==> flow/design.v <==
`timescale 1ns / 1ps
module UART(
    input clk_in,
    input clk_en, 
    input rx_data,
    input reset,
    input send,
    input [7:0] send_data,
    output data_rdy,
    output busy_o,
    output tx_data,
    output wire [7:0] data);
receiver rec1(.clk_in(clk_in), .clk_en(clk_en), .data_rdy(data_rdy), .rx_data(rx_data), .data(data), .reset(reset));
transmitter tran1(.clk_in(clk_in), .clk_en(clk_en), .send(send), .reset(reset), .send_data(send_data), .busy_o(busy_o), .tx_data(tx_data));
endmodule
`timescale 1ns / 1ps
module receiver(
    input rx_data,
    input clk_in,
    input clk_en,
    input reset,
    output reg [7:0] data,
    output reg data_rdy);
    reg [1:0] state = 1'b0;
    reg [7:0] clk_cnt;
    reg [3:0] init_cnt;
    parameter idle = 0, start = 1, receiving = 2, ready = 3;
    always @(state) begin
        case (state)
            idle:
                data_rdy <= 0;
            start:
                data_rdy <= 0;
            receiving:
                data_rdy <= 0;
            ready:
                data_rdy <= 1'b1;
            default:
                data_rdy <= 0;
        endcase
    end
    always @(posedge clk_in or posedge reset) begin
        if (reset)
            state = idle;
        else
            if (clk_en) begin
                case (state)
                    idle: begin
                        clk_cnt <= 8'b0;
                        init_cnt <= 4'b0;               
                        if (rx_data == 1'b0)
                            state = start;
                    end               
                start: begin                
                    init_cnt = init_cnt + 1'b1;                   
                    if (init_cnt >= 8)
                        state = receiving;                       
                    end              
                receiving: begin                
                    clk_cnt = clk_cnt + 1'b1;                   
                    if (clk_cnt >= 143)
                        state = ready;
                    else if (clk_cnt % 16 == 0)
                        data = (data >> 1) | (rx_data << 7);                   
                    end                 
                ready: begin              
                    clk_cnt = clk_cnt + 1'b1;                  
                    if (clk_cnt >= 144) 
                        state = idle;                 
                    end     
                endcase
        end
    end
endmodule
module transmitter(
    input send,
    input clk_in,
    input clk_en,
    input reset,
    input [7:0] send_data,
    output reg busy_o,  
    output reg tx_data);
    parameter idle = 0, start = 1, sending = 2, done = 3;
    reg [1:0] state = 2'b0;
    reg [7:0] send_cnt;
    reg [7:0] data;
    always @(state) begin
        case (state)
            idle:
                busy_o <= 1'b0;
            start:
                busy_o <= 1'b1;
            sending:
                busy_o <= 1'b1;
            done:
                busy_o <= 1'b1;
            default:
                busy_o <= 1'b0;    
        endcase
    end
    always @(posedge clk_in or posedge reset) begin
        if (reset)
            state = idle;
        else if (send == 1 & state == idle) begin
            send_cnt = 8'b0;
            state = start;
        end
        else
            if (clk_en) begin
                case (state)
                    idle: begin
                        tx_data = 1;
                        send_cnt = 8'b0;           
                    end                           
                    start: begin                  
                        tx_data = 0;
                        send_cnt = send_cnt + 1'b1;
                        data = send_data;                   
                        if(send_cnt >= 16)
                            state = sending;                  
                    end                
                    sending: begin                  
                        tx_data <= data[0];
                        send_cnt = send_cnt + 1'b1;                                      
                        if(send_cnt >= 143) 
                            state = done;
                        else if(send_cnt % 16 == 0)            
                            data = data >> 1;                          
                    end                 
                done: begin                    
                    tx_data = 1;
                    send_cnt = send_cnt + 1'b1;                   
                    if(send_cnt >= 170) 
                        state = idle;                       
                    end
                endcase
            end 
    end
endmodule
---- From RTL to reports: UART ----
What the tools print for UART, step after step.
Line numbers count from 1 in the design file above.
Not given: -
inputs
  top ..................................... UART
  clock ................................... clk_in
  cell library ............................ sky130hd
  timing corner ........................... tt_025C_1v80

---- Word level ----
Yosys after proc, flatten, opt, wreduce and memory -nomap, before mapping. Memory bits, and registers merged into a memory's read port (data or address), are not among the register bits. Print and check cells are not counted. Equal cells are merged and count once.
bit counts
  cells after elaboration ................. 85
  register bits ........................... 41
  output and inout bits ................... 11
  input bits .............................. 13
cells by class
  mux-type cells .......................... 24
  add/subtract/negate cells ............... 3
  magnitude comparators ................... 6
  reduce/logical cells .................... 18
  eq/ne operators ......................... 18
  bitwise operators ....................... 8
operators with widths
  kind                                                    number
  zero test 32 bit                                        2
  parallel mux 8 bit (select 2 bit)                       3
  two-way mux 8 bit                                       6
  >= comparator 8 bit (second input constant)             4
  two-way mux 2 bit                                       9
  adder 8 x 1 -> 8 bit (second input constant)            2
  AND reduction 5 bit                                     3
  inequality test 2 x 1 -> 1 bit (second input constant)  5
  inequality test 3 x 1 -> 1 bit (second input constant)  3
  AND reduction 3 bit                                     3
  OR reduction 3 bit                                      3
  equality test 2 bit (second input constant)             4
  inequality test 2 bit (second input constant)           4
  OR 7 x 8 -> 8 bit                                       1
  >= comparator 8 x 5 -> 1 bit (second input constant)    1
  parallel mux 4 bit (select 2 bit)                       1
  parallel mux 2 bit (select 4 bit)                       1
  NOT 1 bit                                               6
  AND reduction 6 bit                                     1
  parallel mux 2 bit (select 3 bit)                       1
  equality test 2 x 1 -> 1 bit (second input constant)    2
  zero test 2 bit                                         2
  OR reduction 2 bit                                      2
  adder 4 x 1 -> 4 bit (second input constant)            1
  >= comparator 4 bit (second input constant)             1
  parallel mux 1 bit (select 2 bit)                       2
  parallel mux 1 bit (select 3 bit)                       1
  AND reduction 2 bit                                     1
Other operator kinds: 2; their cells: 2.

---- Depth ----
Depth = most cells in a row (Yosys ltp): at word level without a register or memory, in the mapped netlist without a sequential cell, where the memories' decode and read muxes count.
logic depth
  word-level depth ........................ 6
  ABC_AREA ................................ 0
  mapped depth ............................ 10
  depth with buffers taken out ............ 9

---- Netlist ----
Source: synth_stat.txt of the flow (Yosys; design flattened, memories mapped). It holds for the ABC_AREA given above (unset counts as 0); a run with the other value may have another netlist.
synthesis totals
  mapped flip-flops ....................... 41
  buffers ................................. 9
  cell area after synthesis ............... 2,471.1 µm²
  cells in the netlist .................... 225
cells by type
  cell                       number  total area (µm²)
  sky130_fd_sc_hd__edfxtp_1  37      1.11E+03
  sky130_fd_sc_hd__ha_1      19      237.728
  sky130_fd_sc_hd__dfrtp_1   4       100.096
  sky130_fd_sc_hd__mux2_2    7       78.826
  sky130_fd_sc_hd__xnor2_1   8       70.067
  sky130_fd_sc_hd__nor2_1    18      67.565
  sky130_fd_sc_hd__inv_1     17      63.811
  sky130_fd_sc_hd__xor2_1    7       61.309
  sky130_fd_sc_hd__nand2_1   16      60.058
  sky130_fd_sc_hd__o21ai_0   8       40.038
  sky130_fd_sc_hd__a21oi_1   7       35.034
  sky130_fd_sc_hd__nand3_1   7       35.034
  sky130_fd_sc_hd__and3_1    5       31.28
  sky130_fd_sc_hd__mux2i_1   3       30.029
  sky130_fd_sc_hd__a31oi_1   4       25.024
  sky130_fd_sc_hd__nand2b_1  4       25.024
  sky130_fd_sc_hd__buf_6     2       22.522
  sky130_fd_sc_hd__nor3_1    4       20.019
Other cell types: 32; their cells: 48.
By module: a second synthesis without flattening, with its own total; a netlist apart from the flattened one above.
unflattened totals
  cell total of the unflattened synthesis .. 207
  area total of the unflattened synthesis .. 2,422.3 µm²
Rows give one instance, submodules left out.
by module
  module       area (µm²)  times used  seq. area (µm²)  cells
  transmitter  1,222.4     1           560.5            107
  receiver     1,199.9     1           650.6            100
  UART         0.0         1           0.0              0

---- Path before layout ----
OpenSTA on the mapped netlist: ideal clock, no wires. The path of least setup slack (recovery checks aside). Input and output delay are each 20% of the period. Register names are those of the netlist, which keeps one name where synthesis merged equal registers.
path post-synthesis
  path type ............................... register -> register
  start point ............................. reg rec1.clk_cnt[0]
  end point ............................... reg rec1.data[0]
  required time ........................... 5,444 ps
  buffers on the path ..................... 0
  setup slack ............................. 3,047 ps
  driving pins on the path ................ 8
  library setup time ...................... 386 ps
  path delay .............................. 2,783 ps
  arrival ................................. 2,397 ps
  time at the first pin ................... 0 ps
  clock period ............................ 5,830 ps
  synthesis period reached ................ 2,783 ps
"path delay" = arrival - input delay + setup time.
"driving pins on the path" counts driving pins, that of a launching flip-flop among them; a cell with two outputs on the path counts twice.
"synthesis period reached" is the clock period less the worst setup slack; recovery checks do not enter. This is arithmetic on one report: input and output delays are still those of the set period (20% each).
The rows between start and end are the longest chain of elaborated cells between them; the timing report does not say that the signal goes this way. Where chains are equally long, one stands for them.
A line is the first line of the expression or statement that the cell stems from. Yosys adds cells for indexed reads and writes and turns some case tables into memories.
At most two assigning lines are given for a register; there are more.
Only ways into the end's enable, where the timed path ends, are counted here.
between the ends, post-synthesis
  path through ............................ sky130_fd_sc_hd__edfxtp_1 > sky130_fd_sc_hd__ha_1 > sky130_fd_sc_hd__and3_1 > sky130_fd_sc_hd__o31ai_2 > sky130_fd_sc_hd__a21oi_1 > sky130_fd_sc_hd__nor3_1 > sky130_fd_sc_hd__nand4_1 > sky130_fd_sc_hd__a211oi_1
  cells in the longest elaborated chain ... 4
  elaborated cells on any way between the ends .. 6
  those cells by class .................... add/sub: 1; compare: 1; eq/ne: 2; reduce/logical: 2
RTL lines, path post-synthesis
  element                RTL line  text
  start: declaration     25        reg [7:0] clk_cnt;
  start: assignment      60        clk_cnt = clk_cnt + 1'b1;
  start: assignment      67        clk_cnt = clk_cnt + 1'b1;
  adder 8 x 1 -> 8 bit   60
  >= comparator 8 bit    61        if (clk_cnt >= 143)
  inequality test 2 bit  -
  AND reduction 5 bit    -
  end: assignment        64        data = (data >> 1) | (rx_data << 7);
  end: declaration       22        output reg [7:0] data,

---- Path in the finished layout ----
From the final timing report of run 1: the path of least setup slack in the routed layout; clock arrival at registers is part of the times.
The path's times are printed in steps of 10 ps; the period is the one set.
path after layout
  path type ............................... register -> register
  start point ............................. reg tran1.send_cnt[0]
  end point ............................... reg tran1.data[7]
  buffers on the path ..................... 0
  driving pins on the path ................ 9
  required time ........................... 4,020 ps
  setup slack ............................. 1,450 ps
  arrival ................................. 2,570 ps
  clock period ............................ 4,070 ps
  library setup time ...................... 330 ps
  time at the first pin ................... 290 ps
The rows between start and end are the longest chain of elaborated cells between them; the timing report does not say that the signal goes this way. Where chains are equally long, one stands for them.
At most two assigning lines are given for a register; there are more.
Only ways into the end's enable, where the timed path ends, are counted here.
between the ends, after layout
  path through ............................ sky130_fd_sc_hd__edfxtp_1 > sky130_fd_sc_hd__ha_1 > sky130_fd_sc_hd__and2_2 > sky130_fd_sc_hd__and2_0 > sky130_fd_sc_hd__nand2_1 > sky130_fd_sc_hd__o22ai_1 > sky130_fd_sc_hd__a21o_1 > sky130_fd_sc_hd__o21ai_0 > sky130_fd_sc_hd__and3_1
  cells in the longest elaborated chain ... 4
  elaborated cells on any way between the ends .. 6
  those cells by class .................... add/sub: 1; compare: 1; eq/ne: 2; reduce/logical: 2
RTL lines, path after layout
  element                RTL line  text
  start: declaration     85        reg [7:0] send_cnt;
  start: assignment      117       send_cnt = send_cnt + 1'b1;
  start: assignment      124       send_cnt = send_cnt + 1'b1;
  adder 8 x 1 -> 8 bit   124
  >= comparator 8 bit    125       if(send_cnt >= 143)
  inequality test 2 bit  -
  AND reduction 6 bit    -
  end: assignment        118       data = send_data;
  end: assignment        128       data = data >> 1;
  end: declaration       86        reg [7:0] data;

==> runs of UART <==
Measured data: module UART, platform sky130hd, 2 stored runs of the flow under differing settings, order arbitrary. Input and output delays are each 20% of the period that was set; the output load is 0.01 pF.
"period reached": clock period set for the run, less the worst setup slack. It is reckoned from that one timing run; input and output delays stay at 20% of the period that was set.
"worst path time" = time allowed to the worst setup path (clock period - input delay - output delay, where it has them) - its slack; a late launch clock adds to it, a late capture clock takes from it.
"power consumption" rests on the timing tool's default activity at the inputs, not on a simulated workload.
"worst path time" is known to 10 ps.

---- run 1 ----
settings
  period_ns = 4.07
  CORE_UTILIZATION = 29
  SETUP_SLACK_MARGIN = 0.24
  PLACE_DENSITY_LB_ADDON = 0.19
  HOLD_SLACK_MARGIN = 0.06
  CORE_ASPECT_RATIO = 1.37
  CORE_MARGIN = 10
  CELL_PAD_IN_SITES_DETAIL_PLACEMENT = 1
  GPL_TIMING_DRIVEN = 1
  CTS_CLUSTER_SIZE = 49
  CAP_MARGIN = 30
  SLEW_MARGIN = 20
results
  period reached .......................... 2,618 ps
  worst path time ......................... 2,620 ps
  critical path type ...................... register -> register
  mapped cell area after synthesis ........ 2,471.1 µm²
  worst-case hold slack ................... 454 ps
  standard-cell area of the final layout .. 2,962.8 µm²
  summed negative setup slack ............. 0 ps
  setup slack of the critical path ........ 1,452 ps
  utilization after layout ................ 35.5 %
  die outline area ........................ 12,659.2 µm²
  power consumption ....................... 0.001755 W

---- run 2 ----
settings
  period_ns = 4.82
  CORE_UTILIZATION = 54
  SETUP_SLACK_MARGIN = 0.94
  PLACE_DENSITY_LB_ADDON = 0.16
  HOLD_SLACK_MARGIN = 0.26
  CELL_PAD_IN_SITES_GLOBAL_PLACEMENT = 0
  TNS_END_PERCENT = 30
  ABC_AREA = 1
  GPL_ROUTABILITY_DRIVEN = 1
  CTS_CLUSTER_SIZE = 23
  CTS_CLUSTER_DIAMETER = 269
  SLEW_MARGIN = 40
  CAP_MARGIN = 20
  CORE_MARGIN = 2
results
  period reached .......................... 2,598 ps
  worst path time ......................... 1,630 ps
  critical path type ...................... register -> output
  mapped cell area after synthesis ........ 2,323.5 µm²
  worst-case hold slack ................... 457 ps
  standard-cell area of the final layout .. 2,737.6 µm²
  summed negative setup slack ............. 0 ps
  setup slack of the critical path ........ 2,222 ps
  utilization after layout ................ 67.5 %
  die outline area ........................ 4,843.5 µm²
  power consumption ....................... 0.001301 W
