==> flow/design.v <==
module memory(
    input clk_in,
    input reset,
    input write_enable,
    input sens_data_rdy_i,
    input [7:0] w_addr,
    input [7:0] r_addr,
    input [15:0] w_data,
    input [15:0] sens_data_i,
    output reg[15:0] r_data_o,
    output wire [15:0] p,
    output wire [15:0] i,
    output wire [15:0] d,
    output wire [15:0] s,
    output wire [15:0] sp,
    output wire [15:0] offset_o,
    output wire [15:0] int_up_o,
    output wire [15:0] int_low_o,
    input wire [15:0] pid_o_i,
    input wire [15:0] integral_i,
    input wire [15:0] err_i,
    input wire [15:0] deriv_i,
    input wire [15:0] pwm_o_i);
    reg[15:0] mem [15:0];
    always @(posedge clk_in) begin
        mem[14] <= pid_o_i;
        mem[15] <= pwm_o_i;
        mem[12] <= deriv_i;
        mem[11] <= integral_i;
        mem[10] <= err_i;
        if (sens_data_rdy_i) begin
            mem[13] <= sens_data_i;
        end
        if (write_enable)  
            case (w_addr)        
                default: mem[w_addr] <= w_data;
                14: ;      
                15: ;      
                13:   ;      
            endcase
    end
    always @(posedge clk_in) begin
        r_data_o <= mem[r_addr];
    end
    assign p = mem[0];  
    assign i = mem[1];  
    assign d = mem[2];  
    assign s = mem[13];  
    assign sp = mem[3];  
    assign offset_o = mem[4];  
    assign int_up_o = mem[5];  
    assign int_low_o = mem[6];  
endmodule
== Tool chain data of memory ==
The steps from the RTL of memory to its reports follow in flow order.
Line numbers count from 1 in the design file above.
Operators: Yosys type, input widths -> output width; for muxes data width and select width s.
Library cell names are shortened.
A cell with - has no value.
Design
  design top: memory
  clock input: clk_in
  cell library: sky130hd
  library corner: tt_025C_1v80

== Word-level counts ==
Yosys after proc, flatten, opt, wreduce and memory -nomap, before mapping. Enables and synchronous resets that opt folds into registers are not counted as muxes. Memory bits, and registers merged into a memory's read port (data or address), are not among the register bits. Print and check cells are not counted. Equal cells are merged and count once.
Yosys's memory passes give these memory sizes; they may raise the number of words (mostly to a power of two), join words into wider ones and drop unused or constant bits.
Word-level totals
  word-level cells: 13
  RAM bits: 256
  flip-flop bits (word level): 0
  output and inout port bits: 144
  memory cells: 1
Memory list
  mem: depth 16, width 16, RTL line 24  | reg[15:0] mem [15:0];
Operators by class
  eq/ne operators: 3
  reduce/logical cells: 1
  multiplexer cells: 8
Operator list (count)
  $mux 16: 3
  $eq 8x4->1 const B: 3
  $mux 4: 2
  $reduce_or 3->1: 1
  $mux 1: 3

== Longest topological paths ==
Depth = most cells in a row (Yosys ltp): at word level without a register or memory, in the mapped netlist without a sequential cell, where the memories' decode and read muxes count.
Logic depth
  depth after elaboration: 4
  ABC_AREA: 1
  gate-level depth with buffers: 9

== Mapped cells and area ==
Source: synth_stat.txt of the flow (Yosys; design flattened, memories mapped). It holds for the ABC_AREA given above (unset counts as 0); a run with the other value may have another netlist.
Totals and module areas in this step are rounded.
Cells by type (count)
  edfxtp_1: 176
  dfxtp_1: 96
  nand2_1: 438
  nand3_1: 196
  inv_1: 214
  buf_2: 49
  nand4_1: 33
  nor2_1: 45
  a21oi_1: 32
  o21ai_0: 32
  clkbuf_1: 14
  buf_1: 9
  nor2_4: 2
  nand4_4: 1
  nand3_2: 2
  buf_4: 2
  inv_2: 4
  nor2_2: 2
  nand2_2: 1
Synthesis totals
  cell area after synthesis: 11780 um^2
  cells in the netlist: 1348
  area of sequential cells: 7207 um^2
  mapped flip-flops: 272

== Path before layout ==
OpenSTA on the mapped netlist: ideal clock, no wires. The path of least setup slack (recovery checks aside). Input and output delay are each 20% of the period. Register names are those of the netlist, which keeps one name where synthesis merged equal registers.
Path post-synthesis
  kind: input to register
  start point: input port write_enable
  end point: memory mem[4][0]
  period: 3250 ps
  required time: 2862 ps
  setup time: 388 ps
  slack: 1176 ps
  driving pins on the path: 3
  launch time at the first pin: 650 ps
  path delay: 1423 ps
  arrival time: 1685 ps
  synthesis period reached: 2074 ps
"path delay" is the arrival time less input delay plus setup time.
"driving pins on the path" counts driving pins, that of a launching flip-flop among them; a cell with two outputs on the path counts twice.
"synthesis period reached" is the clock period less the worst setup slack; recovery checks do not enter. This is arithmetic on one report: input and output delays are still those of the set period (20% each).
Between the ends stands the longest chain of elaborated cells between them, by number of cells; it is not shown to be the way that was timed. Of several equally long chains one is given.
A line is the first line of the expression or statement that the cell stems from. Yosys adds cells for indexed reads and writes and turns some case tables into memories.
Only ways into the end's enable, where the timed path ends, are counted here.
On the way, post-synthesis
  cell sequence: buf_2 > nand3_1 > nor2_1
  cells in the longest elaborated chain: 1
  elaborated cells between the ends (all ways): 2
  source lines of those cells: 1
RTL lines, path post-synthesis
  start: declaration: RTL line 4  | input write_enable,
  $mux 4: RTL line 34  | if (write_enable)
  end: declaration: RTL line 24  | reg[15:0] mem [15:0];

== Worst path after layout ==
From the final timing report of flow run B: the path of least setup slack in the routed layout; clock arrival at registers is part of the times.
The report prints the path's times to 10 ps; the period is as set.
Path after layout
  kind: register to output
  start point: memory mem[13][13]
  end point: output port s[13]
  driving pins on the path: 2
  launch time at the first pin: 520 ps
  external output delay: 610 ps
  arrival time: 1600 ps
  period: 3030 ps
  slack: 820 ps
  required time: 2420 ps
Between the ends stands the longest chain of elaborated cells between them, by number of cells; it is not shown to be the way that was timed. Of several equally long chains one is given.
A memory read counts as a cell of the chain, while the word-level depth stops at memories.
On the way, after layout
  cell sequence: edfxtp_1 > clkdlybuf4s50_1
  cells in the longest elaborated chain: 1
  elaborated cells between the ends (all ways): 1
  source lines of those cells: 1
RTL lines, path after layout
  start: declaration: RTL line 24  | reg[15:0] mem [15:0];
  $mem_v2 16x16: RTL line 24
  end: declaration: RTL line 14  | output wire [15:0] s,

FLOW RESULTS
============

Flow measurements of memory on sky130hd: 2 stored runs with different settings, listed in no order. Input and output delays are each 20% of the period that was set; the output load is 0.01 pF.
"achieved clock period" means the clock period less the worst setup slack. The figure is calculated, with input and output delays left at 20% of the set period.
The measured numbers are rounded.

Flow run A
==> flow/run.sh <==
#!/bin/bash
# the make line also repeats the synthesis and layout settings of config.mk as NAME=value (left out here)
make -C /OpenROAD-flow-scripts/flow DESIGN_CONFIG=/design/flow/config.mk WORK_HOME=/design/flow/orfs CLKGATE_MAP_FILE= finish
==> flow/config.mk <==
export PLATFORM = sky130hd
export DESIGN_NAME = memory
export DESIGN_NICKNAME = memory
export VERILOG_FILES = /design/flow/design.v
export SDC_FILE = /design/flow/constraint.sdc
export NUM_CORES = 4
export LEC_CHECK = 0
export ABC_AREA = 0
export CAP_MARGIN = 20
export CELL_PAD_IN_SITES_DETAIL_PLACEMENT = 2
export CELL_PAD_IN_SITES_GLOBAL_PLACEMENT = 2
export CORE_MARGIN = 2
export CORE_UTILIZATION = 48
export CTS_CLUSTER_DIAMETER = 97
export GPL_ROUTABILITY_DRIVEN = 1
export MAX_ROUTING_LAYER = met4
export PLACE_DENSITY_LB_ADDON = 0.09
export SETUP_SLACK_MARGIN = 0.37
export SLEW_MARGIN = 20
export TNS_END_PERCENT = 35
==> flow/constraint.sdc <==
create_clock -name core_clock -period 1.51 [get_ports {clk_in}]
set_input_delay 0.3020 -clock core_clock [delete_from_list [all_inputs] [get_ports {clk_in}]]
set_output_delay 0.3020 -clock core_clock [all_outputs]
set_load 0.01 [all_outputs]

==> results of flow run A <==
did not finish, placement stopped with DPL-0033

Flow run B
==> flow/run.sh <==
#!/bin/bash
# the make line also repeats the synthesis and layout settings of config.mk as NAME=value (left out here)
make -C /OpenROAD-flow-scripts/flow DESIGN_CONFIG=/design/flow/config.mk WORK_HOME=/design/flow/orfs CLKGATE_MAP_FILE= finish
==> flow/config.mk <==
export PLATFORM = sky130hd
export DESIGN_NAME = memory
export DESIGN_NICKNAME = memory
export VERILOG_FILES = /design/flow/design.v
export SDC_FILE = /design/flow/constraint.sdc
export NUM_CORES = 4
export LEC_CHECK = 0
export ABC_AREA = 1
export CAP_MARGIN = 35
export CELL_PAD_IN_SITES_GLOBAL_PLACEMENT = 1
export CORE_ASPECT_RATIO = 0.63
export CORE_MARGIN = 2
export CORE_UTILIZATION = 57
export GPL_ROUTABILITY_DRIVEN = 1
export MIN_ROUTING_LAYER = met2
export SETUP_SLACK_MARGIN = 0.82
export SLEW_MARGIN = 20
==> flow/constraint.sdc <==
create_clock -name core_clock -period 3.03 [get_ports {clk_in}]
set_input_delay 0.6060 -clock core_clock [delete_from_list [all_inputs] [get_ports {clk_in}]]
set_output_delay 0.6060 -clock core_clock [all_outputs]
set_load 0.01 [all_outputs]

==> results of flow run B <==
chip area after synthesis (Yosys): 11780 um^2
die area: 21850 um^2
standard-cell area of the final layout: 15600 um^2
utilization: 0.774
worst setup slack after layout: 822 ps
total negative slack: 0 ps
worst hold slack: 637 ps
achieved clock period: 2208 ps
